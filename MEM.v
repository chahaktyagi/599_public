==> flow/design.v <==
module MEM (
    input clk,
    input rst_n,
    input en,
    input stage_EX_MEM__MEM_regwrite,
    input stage_EX_MEM__MEM_memtoreg,
    input stage_EX_MEM__MEM_memread,
    input stage_EX_MEM__MEM_memwrite,
    input [31:0] stage_EX_MEM__MEM_alures,  
    input [31:0] stage_EX_MEM__MEM_store_data,
    input [4:0]  stage_EX_MEM__MEM_rd_id,
    output          MEM__HDUbr_memread,
    output [31:0]   MEM__EX_ID_for_help,
    output [4:0]    MEM__FUbr_rd_id,
    output          MEM__FU_FUbr_regwrite,
    output reg      stage_MEM_WB__WB_memtoreg,
    output reg      stage_MEM_WB__WB_regwrite,
    output reg [32-1:0] stage_MEM_WB__WB_memdata,
    output reg [31:0] stage_MEM_WB__WB_regdata,
    output reg [4:0]  stage_MEM_WB__WB_rd_id 
);
wire [32-1:0] rdata;
ram_sync_1r1w
#(
  .DATA_WIDTH (32),
  .ADDR_WIDTH (32),
  .DEPTH( 2**32)
) memory (
  .clk(clk),
  .wen(stage_EX_MEM__MEM_memwrite),
  .wadr(stage_EX_MEM__MEM_alures[32-1:0]),
  .wdata(stage_EX_MEM__MEM_store_data[32-1:0]),
  .ren(stage_EX_MEM__MEM_memread),
  .radr(stage_EX_MEM__MEM_alures[32-1:0]),
  .rdata(rdata)
);
assign MEM__HDUbr_memread = stage_EX_MEM__MEM_memread;
assign MEM__EX_for_help   = stage_EX_MEM__MEM_alures;
assign MEM__FUbr_rd_id    = stage_EX_MEM__MEM_rd_id;
assign MEM__FU_FUbr_regwrite = stage_EX_MEM__MEM_regwrite;
always@(posedge clk) begin
    if(!rst_n) begin
        stage_MEM_WB__WB_memtoreg <= 0;
        stage_MEM_WB__WB_regwrite <= 0;
        stage_MEM_WB__WB_memdata <= 0;
        stage_MEM_WB__WB_regdata <= 0;
        stage_MEM_WB__WB_rd_id <= 0;
    end
    else begin
        if(en) begin
            stage_MEM_WB__WB_regwrite <= stage_EX_MEM__MEM_regwrite;
            stage_MEM_WB__WB_memtoreg <= stage_EX_MEM__MEM_memtoreg;
            stage_MEM_WB__WB_memdata  <= rdata;
            stage_MEM_WB__WB_regdata  <= stage_EX_MEM__MEM_alures;
            stage_MEM_WB__WB_rd_id    <=  stage_EX_MEM__MEM_rd_id; 
        end
    end
end
endmodule
module ram_sync_1r1w
#(
  parameter DATA_WIDTH = 8,
  parameter ADDR_WIDTH = 7,
  parameter DEPTH = 128
)(
  input clk,
  input wen,
  input [ADDR_WIDTH - 1 : 0] wadr,
  input [DATA_WIDTH - 1 : 0] wdata,
  input ren,
  input [ADDR_WIDTH - 1 : 0] radr,
  output [DATA_WIDTH - 1 : 0] rdata
);
  reg [DATA_WIDTH - 1 : 0] rdata_reg;
  reg [DATA_WIDTH - 1 : 0] mem [DEPTH - 1 : 0];
  always @(posedge clk) begin
    if (wen) begin
      mem[wadr] <= wdata;  
    end
    if (ren) begin
      rdata_reg <= mem[radr];  
    end
  end
  assign rdata = rdata_reg;
endmodule
* Tool chain data of MEM
Tool output for the design above, in the order of the flow.
Line numbers count from 1 in the design file above.
Library cell names are shortened.
The mark n/a stands for no value.
- Top module :: MEM
- Clock input :: clk
- Standard-cell library :: sky130hd
- Library corner :: tt_025C_1v80

* Elaborated design
Yosys after proc, flatten, opt, wreduce and memory -nomap, before mapping. Enables and synchronous resets that opt folds into registers are not counted as muxes. Print and check cells are not counted. Equal cells are merged and count once.
Yosys's memory passes give these memory sizes; they may raise the number of words (mostly to a power of two), join words into wider ones and drop unused or constant bits.
- Multiplexer cells :: 3
** Operators by type and width (number)
- 32-bit two-way mux :: 2
- 1-bit two-way mux :: 1
- Cells after elaboration :: 9
- Output and inout port bits :: 110
- Memories :: 1
- Word width x clocked read ports :: 32
- Input port bits :: 76
- Bits in registers :: 71
- RAM bits :: 64
** Memories
- memory.mem :: depth 2, width 32, read ports 1, write ports 1, line 75 : reg [DATA_WIDTH - 1 : 0] mem [DEPTH - 1 : 0];

* Longest topological paths
Depth = most cells in a row (Yosys ltp): at word level without a register or memory, in the mapped netlist without a sequential cell, where the memories' decode and read muxes count.
- Depth in word-level cells :: 1
- ABC_AREA :: 0
- Gate-level depth with buffers :: 4

* Netlist
The flow's flattened synthesis, as Yosys stat reports it; memories are mapped. The netlist is that of the ABC_AREA named above (0 if unset); the other value can give another one.
Totals and module areas in this step are rounded.
- Mapped flip-flops :: 167
- Chip area (Yosys) :: 6350 um^2
- Area of sequential cells :: 4300 um^2
- Mapped cells :: 424
** Cell types
- edfxtp_1 :: number 96, area in all 2.88E+03 um^2
- dfxtp_1 :: number 71, area in all 1.42E+03 um^2
- mux2i_1 :: number 71, area in all 710.682 um^2
- nor2b_1 :: number 71, area in all 444.176 um^2
- mux2_2 :: number 32, area in all 360.346 um^2
- buf_4 :: number 40, area in all 300.288 um^2
- nand4_1 :: number 9, area in all 56.304 um^2
- buf_2 :: number 10, area in all 50.048 um^2
- nor4_1 :: number 6, area in all 37.536 um^2
- clkbuf_1 :: number 8, area in all 30.029 um^2
- or4_1 :: number 2, area in all 15.014 um^2
- nor3_2 :: number 1, area in all 10.01 um^2
- nor4b_1 :: number 1, area in all 8.758 um^2
- or3_1 :: number 1, area in all 6.256 um^2
- nand3_1 :: number 1, area in all 5.005 um^2
- nor3_1 :: number 1, area in all 5.005 um^2
- conb_1 :: number 1, area in all 3.754 um^2
- nand2_1 :: number 1, area in all 3.754 um^2
- nor2_1 :: number 1, area in all 3.754 um^2
The figures by module come from a second, unflattened synthesis with its own total; it is not the netlist above.
- Cells (unflattened synthesis) :: 424
- Area total of the unflattened synthesis :: 6430 um^2
Rows give one instance, submodules left out.
** Modules
- ram_sync_1r1w :: sequential area 2880 um^2, area 3410 um^2, times used 1, cells 156
- MEM :: sequential area 1420 um^2, area 3020 um^2, times used 1, cells 268

* Timing after synthesis
OpenSTA on the mapped netlist: ideal clock, no wires. The path of least setup slack (recovery checks aside). Input and output delay are each 20% of the period. Register names are those of the netlist, which keeps one name where synthesis merged equal registers.
- Path type :: in2reg
- Start :: input port stage_EX_MEM__MEM_alures[0]
- End :: memory (name not given)
- Data arrival time :: 3.879 ns
- Path slack :: 1.200 ns
- Delay of the path :: 3.232 ns
- Input delay :: 1.108 ns
- Library setup time :: 0.461 ns
- Required time :: 5.079 ns
- Period :: 5.54 ns
- Launch time at the first pin :: 1.108 ns
- Stages on the path :: 4
- Synthesis period reached :: 4.34 ns
"delay of the path" is the arrival time less input delay plus setup time.
"stages on the path": output pins that drive a net of the path, with the launching flip-flop's if there is one; two outputs of one cell count as two.
"synthesis period reached" = period - worst setup slack (recovery checks aside). The figure is calculated, with input and output delays left at 20% of the set period.
Between the ends stands the longest chain of elaborated cells between them, by number of cells; it is not shown to be the way that was timed. Of several equally long chains one is given.
Each line given opens the expression or statement behind the cell; cells for indexed reads and writes are added by Yosys, which also makes memories of some case tables.
- Cell sequence :: buf_4 > nor4b_1 > nand4_1 > nor3_1
- Length of the longest elaborated chain :: 1
** Ends and longest elaborated chain, post-synthesis
- start, declared :: line 9 : input [31:0] stage_EX_MEM__MEM_alures,
- 32-bit two-way mux :: line 77 : if (wen) begin

* Timing after layout
Path of least setup slack in the final report of flow run B (OpenROAD, finished layout, wires in). Where an end is a register, its clock arrival counts in the times.
- Path type :: in2out
- Start :: input port stage_EX_MEM__MEM_memread
- End :: output port MEM__HDUbr_memread
- Input delay :: 1.46 ns
- Stages on the path :: 3
- Launch time at the first pin :: 1.46 ns
- Period :: 7.32 ns
- Path slack :: 3.22 ns
- Required time :: 5.86 ns
- Data arrival time :: 2.64 ns
- Cell sequence :: buf_4 > buf_4 > clkdlybuf4s50_1
- Length of the longest elaborated chain :: 0
** Ends and longest elaborated chain, after layout
- start, declared :: line 7 : input stage_EX_MEM__MEM_memread,
- end, declared :: line 12 : output          MEM__HDUbr_memread,

--- measured runs ---
Top module MEM; platform sky130hd; tools Yosys and OpenROAD; 2 stored runs in no particular order. Input and output delays are each 20% of the period that was set; the output load is 0.01 pF.
Measured values are rounded.

* Flow run A
** Files
==> flow/run.sh <==
#!/bin/bash
# the make line also repeats the synthesis and layout settings of config.mk as NAME=value (left out here)
make -C /OpenROAD-flow-scripts/flow DESIGN_CONFIG=/design/flow/config.mk WORK_HOME=/design/flow/orfs CLKGATE_MAP_FILE= finish
==> flow/config.mk <==
export PLATFORM = sky130hd
export DESIGN_NAME = MEM
export DESIGN_NICKNAME = MEM
export VERILOG_FILES = /design/flow/design.v
export SDC_FILE = /design/flow/constraint.sdc
export NUM_CORES = 4
export LEC_CHECK = 0
export CAP_MARGIN = 20
export CELL_PAD_IN_SITES_DETAIL_PLACEMENT = 2
export CELL_PAD_IN_SITES_GLOBAL_PLACEMENT = 3
export CORE_MARGIN = 2
export CORE_UTILIZATION = 50
export MAX_ROUTING_LAYER = met5
export MIN_ROUTING_LAYER = met2
export PLACE_DENSITY_LB_ADDON = 0.1
export SETUP_SLACK_MARGIN = 1.36
export SLEW_MARGIN = 20
==> flow/constraint.sdc <==
create_clock -name core_clock -period 4.82 [get_ports {clk}]
set_input_delay 0.9640 -clock core_clock [delete_from_list [all_inputs] [get_ports {clk}]]
set_output_delay 0.9640 -clock core_clock [all_outputs]
set_load 0.01 [all_outputs]
** Results
No final report: placement broke off with FLW-0024.

* Flow run B
** Files
==> flow/run.sh <==
#!/bin/bash
# the make line also repeats the synthesis and layout settings of config.mk as NAME=value (left out here)
make -C /OpenROAD-flow-scripts/flow DESIGN_CONFIG=/design/flow/config.mk WORK_HOME=/design/flow/orfs CLKGATE_MAP_FILE= finish
==> flow/config.mk <==
export PLATFORM = sky130hd
export DESIGN_NAME = MEM
export DESIGN_NICKNAME = MEM
export VERILOG_FILES = /design/flow/design.v
export SDC_FILE = /design/flow/constraint.sdc
export NUM_CORES = 4
export LEC_CHECK = 0
export CAP_MARGIN = 35
export CELL_PAD_IN_SITES_DETAIL_PLACEMENT = 0
export CORE_MARGIN = 2
export CORE_UTILIZATION = 19
export CTS_CLUSTER_SIZE = 22
export GPL_ROUTABILITY_DRIVEN = 1
export GPL_TIMING_DRIVEN = 0
export HOLD_SLACK_MARGIN = 0.27
export PLACE_DENSITY_LB_ADDON = 0.23
export SLEW_MARGIN = 30
==> flow/constraint.sdc <==
create_clock -name core_clock -period 7.32 [get_ports {clk}]
set_input_delay 1.4640 -clock core_clock [delete_from_list [all_inputs] [get_ports {clk}]]
set_output_delay 1.4640 -clock core_clock [all_outputs]
set_load 0.01 [all_outputs]
** Results
- Utilization :: 28.2%
- Mapped cell area after synthesis :: 6350 um^2
- Area of the die :: 34900 um^2
- Smallest setup slack :: 3.22 ns
- Final worst hold slack :: 0.501 ns
--- end ---
